==> flow/design.v <==
`timescale 1ns / 1ps
module check_move(
    input [28:0] play_freq,
    input clk,
    input start,
	input [12:0] move,
	input [7:0] sw,
	input [4:0] btn,
    output reg halfway,
    output reg ready,
    output reg correct
    );
reg [31:0] counter;
reg [7:0] sw_prev;
reg [4:0] btn_press;
reg [12:0] move_reg;
always@(posedge clk) begin
	if (start) begin
		sw_prev <= sw;
		counter <= 0;
		btn_press <= 0;
		ready <= 1'b0;
		correct <= 1'b0;
        halfway <= 1'b0;
        move_reg <= move;
	end
	else if (counter == play_freq) begin
		ready <= 1;
		if (((sw ^ sw_prev) == move_reg[12:5]) && (move_reg[4:0] == btn_press)) begin
			correct <= 1'b1;
		end
		else begin
			correct <= 1'b0;
		end
	end
	else begin  
		ready <= 0;
		counter <= counter + 28'b1;
		btn_press <= btn_press | btn;
        if (counter == play_freq >> 1)
            halfway <= 1'b1;
	end
end
endmodule
# Step by step through the tools: check_move
# The steps from the RTL of check_move to its reports follow in flow order.
# Lines are those of the file above, counted from 1.
# Operators: Yosys type, input widths -> output width; for muxes data width and select width s.
# Library cell names are shortened.
# The mark -- stands for no value.
dict set report setup {
  top {check_move}
  clock_port {clk}
  cell_library {sky130hd}
  lib_corner {tt_025C_1v80}
}

# Word level
# Source: Yosys, flattened and elaborated, memories not mapped. Widths are those after wreduce. Registers that Yosys merges into a memory's read port (data or address) are not register bits. Print and check cells do not count. Equal cells are merged and count once.
dict set report word_totals {
  ff_bits 61
  inputBits 57
  output_inout_bits 3
  word_cells 19
}
dict set report op_classes {
  add_sub_neg 1
  eq_ne 4
  mux 2
  logic 3
  n_reduce_logical 2
}
# cell n
set ops {}
lappend ops {{$add 32x1->32 const B} 1}
lappend ops {{$eq 32x28->1} 1}
lappend ops {{$eq 32x29->1} 1}
lappend ops {{$eq 8x8->1} 1}
lappend ops {{$xor 8x8->8} 1}
lappend ops {{$eq 5x5->1} 1}
lappend ops {{$or 5x5->5} 1}
lappend ops {{$reduce_and 2->1} 1}
lappend ops {{$mux 1} 2}
lappend ops {{$logic_and 1x1->1} 1}
lappend ops {{$not 1->1} 1}

# Depth
# Depth = most cells in a row (Yosys ltp): at word level without a register or memory, in the mapped netlist without a sequential cell, where the memories' decode and read muxes count.
dict set report logic_depth {
  word_depth 4
  ABC_AREA 0
  mapped_depth 10
  depth_no_buf 6
}

# Synthesis result
# Source: synth_stat.txt of the flow (Yosys; design flattened, memories mapped). It holds for the ABC_AREA given above (unset counts as 0); a run with the other value may have another netlist.
dict set report synth_totals {
  stdcells 357
  yosys_area_um2 3493.4
  seq_area_um2 1431.4
  ffs 61
  buffers 28
}
# cell n type_area_um2
set by_type {}
lappend by_type {dfxtp_1 40 800.768}
lappend by_type {edfxtp_1 21 630.605}
lappend by_type {xnor2_1 63 551.779}
lappend by_type {xor2_1 26 227.718}
lappend by_type {mux2_2 15 168.912}
lappend by_type {nor2_1 42 157.651}
lappend by_type {nand4_1 20 125.12}
lappend by_type {nor2b_1 15 93.84}
lappend by_type {nand3_1 17 85.082}
lappend by_type {and4_1 7 61.309}
lappend by_type {buf_2 12 60.058}
lappend by_type {a21oi_1 9 45.043}
lappend by_type {a31oi_1 7 43.792}
lappend by_type {and3_1 6 37.536}
lappend by_type {nor4_1 6 37.536}
lappend by_type {buf_6 3 33.782}
lappend by_type {xnor2_2 2 32.531}
lappend by_type {buf_4 4 30.029}
# Other cell types: 16; their cells: 42.

# Timing after synthesis
# Source: OpenSTA report_checks on the synthesized netlist (no wires, ideal clock, input and output delay 20% of the period each), path of least setup slack; recovery checks are left aside. Register names are those of the netlist, which keeps one name where synthesis merged equal registers.
dict set report synth_timing {
  path_type {register to register}
  startpoint {register counter[3]}
  endpoint {register counter[29]}
  clock_period_ns 2.39
  setup_time_ns 0.121
  launch_ns 0.000
  t_arrival_ns 1.915
  required_time_ns 2.269
  slack_ns 0.355
  path_delay_ns 2.036
  driving_pins 9
  n_path_buf 2
  synth_period_reached_ns 2.035
}
# "path_delay_ns" = arrival - input delay + setup time.
# "driving_pins": output pins that drive a net of the path, with the launching flip-flop's if there is one; two outputs of one cell count as two.
# "synth_period_reached_ns" is the clock period less the worst setup slack; recovery checks do not enter. This is arithmetic on one report: input and output delays are still those of the set period (20% each).
# The rows between start and end are the longest chain of elaborated cells between them; the timing report does not say that the signal goes this way. Where chains are equally long, one stands for them.
# A line is the first line of the expression or statement that the cell stems from. Yosys adds cells for indexed reads and writes and turns some case tables into memories.
dict set report synth_between {
  cell_sequence {dfxtp_1 > buf_2 > and4_1 > and4_1 > clkbuf_2 > nand3_1 > a31oi_2 > and4_1 > mux2_2}
  elab_chain_cells 1
  cone_cells 2
  lines_between 2
  cone_classes {add/sub (1); eq/ne (1)}
}
# item line
set synth_lines {}
lappend synth_lines {{start, declared} 13} ;# reg [31:0] counter;
lappend synth_lines {{start, assigned} 20} ;# counter <= 0;
lappend synth_lines {{start, assigned} 38} ;# counter <= counter + 28'b1;
lappend synth_lines {{$add 32x1->32} 38}
lappend synth_lines {{end, assigned} 20}
lappend synth_lines {{end, assigned} 38}
lappend synth_lines {{end, declared} 13}

# Path in the finished layout
# Path of least setup slack in the final report of flow run A (OpenROAD, finished layout, wires in). Where an end is a register, its clock arrival counts in the times.
dict set report layout_timing {
  path_type {input to register}
  startpoint {input port play_freq[15]}
  endpoint {register counter[14]}
  clock_period_ns 2.68
  in_delay_ns 0.54
  setup_time_ns 0.11
  launch_ns 0.54
  t_arrival_ns 2.71
  required_time_ns 2.91
  slack_ns 0.20
  driving_pins 9
  n_path_buf 3
}
# The rows between start and end are the longest chain of elaborated cells between them; the timing report does not say that the signal goes this way. Where chains are equally long, one stands for them.
dict set report layout_between {
  cell_sequence {clkdlybuf4s50_1 > xnor2_1 > nand4_1 > nor4_2 > buf_4 > a311oi_1 > buf_4 > and4_1 > mux2_2}
  elab_chain_cells 1
  cone_cells 1
  lines_between 1
  cone_classes {eq/ne (1)}
}
# item line
set layout_lines {}
lappend layout_lines {{start, declared} 3} ;# input [28:0] play_freq,
lappend layout_lines {{$eq 32x29->1} 27} ;# else if (counter == play_freq) begin
lappend layout_lines {{end, assigned} 20} ;# counter <= 0;
lappend layout_lines {{end, assigned} 38} ;# counter <= counter + 28'b1;
lappend layout_lines {{end, declared} 13} ;# reg [31:0] counter;

; check_move through Yosys and OpenROAD on sky130hd: 2 stored runs, unordered, with their settings and measured results. The constraints put input and output delay at 20% of the set period each and load the outputs with 0.01 pF.
; "timing.achieved_period_ns" is the run's clock period less its worst setup slack. It is reckoned from that one timing run; input and output delays stay at 20% of the period that was set.
; "worstPathTime_ns": the worst setup path's part of the clock period (all of it between registers, 20% less for each end at a port) less its slack. A launch clock that arrives late makes it longer, a capture clock that arrives late makes it shorter.
; By "power_w" is meant OpenSTA's value without simulated activity: inputs other than the clock are taken to toggle once in ten clock periods, and the tool carries that through the logic.

[flow run A: settings]
period_ns = 2.68
CORE_UTILIZATION = 33
PLACE_DENSITY_LB_ADDON = 0.21
HOLD_SLACK_MARGIN = -0.07
CORE_MARGIN = 5
GPL_TIMING_DRIVEN = 1
GPL_ROUTABILITY_DRIVEN = 1
CTS_CLUSTER_DIAMETER = 285
CAP_MARGIN = 5
MIN_ROUTING_LAYER = met1
SLEW_MARGIN = 20
[flow run A: results]
timing.achieved_period_ns = 2.485
setup_worst_slack_ns = 0.195
final_hold_ws_ns = 0.479
finish.utilization_frac = 0.446
die_um2 = 12743.0
post_route_stdcell_area_um2 = 4605.7
setup_tns_ns = 0.000
yosys_chip_area_um2 = 3493.4
power_w = 0.002099
worstPathTime_ns = 1.95
worstPathKind = input to register

[flow run B: settings]
period_ns = 3.4
CAP_MARGIN = 20
CORE_MARGIN = 2
CORE_UTILIZATION = 40
SLEW_MARGIN = 20
[flow run B: results]
timing.achieved_period_ns = 2.819
setup_worst_slack_ns = 0.581
final_hold_ws_ns = 0.477
finish.utilization_frac = 0.501
die_um2 = 9496.5
post_route_stdcell_area_um2 = 4304.1
setup_tns_ns = 0.000
yosys_chip_area_um2 = 3493.4
power_w = 0.001655
worstPathTime_ns = 2.14
worstPathKind = input to register
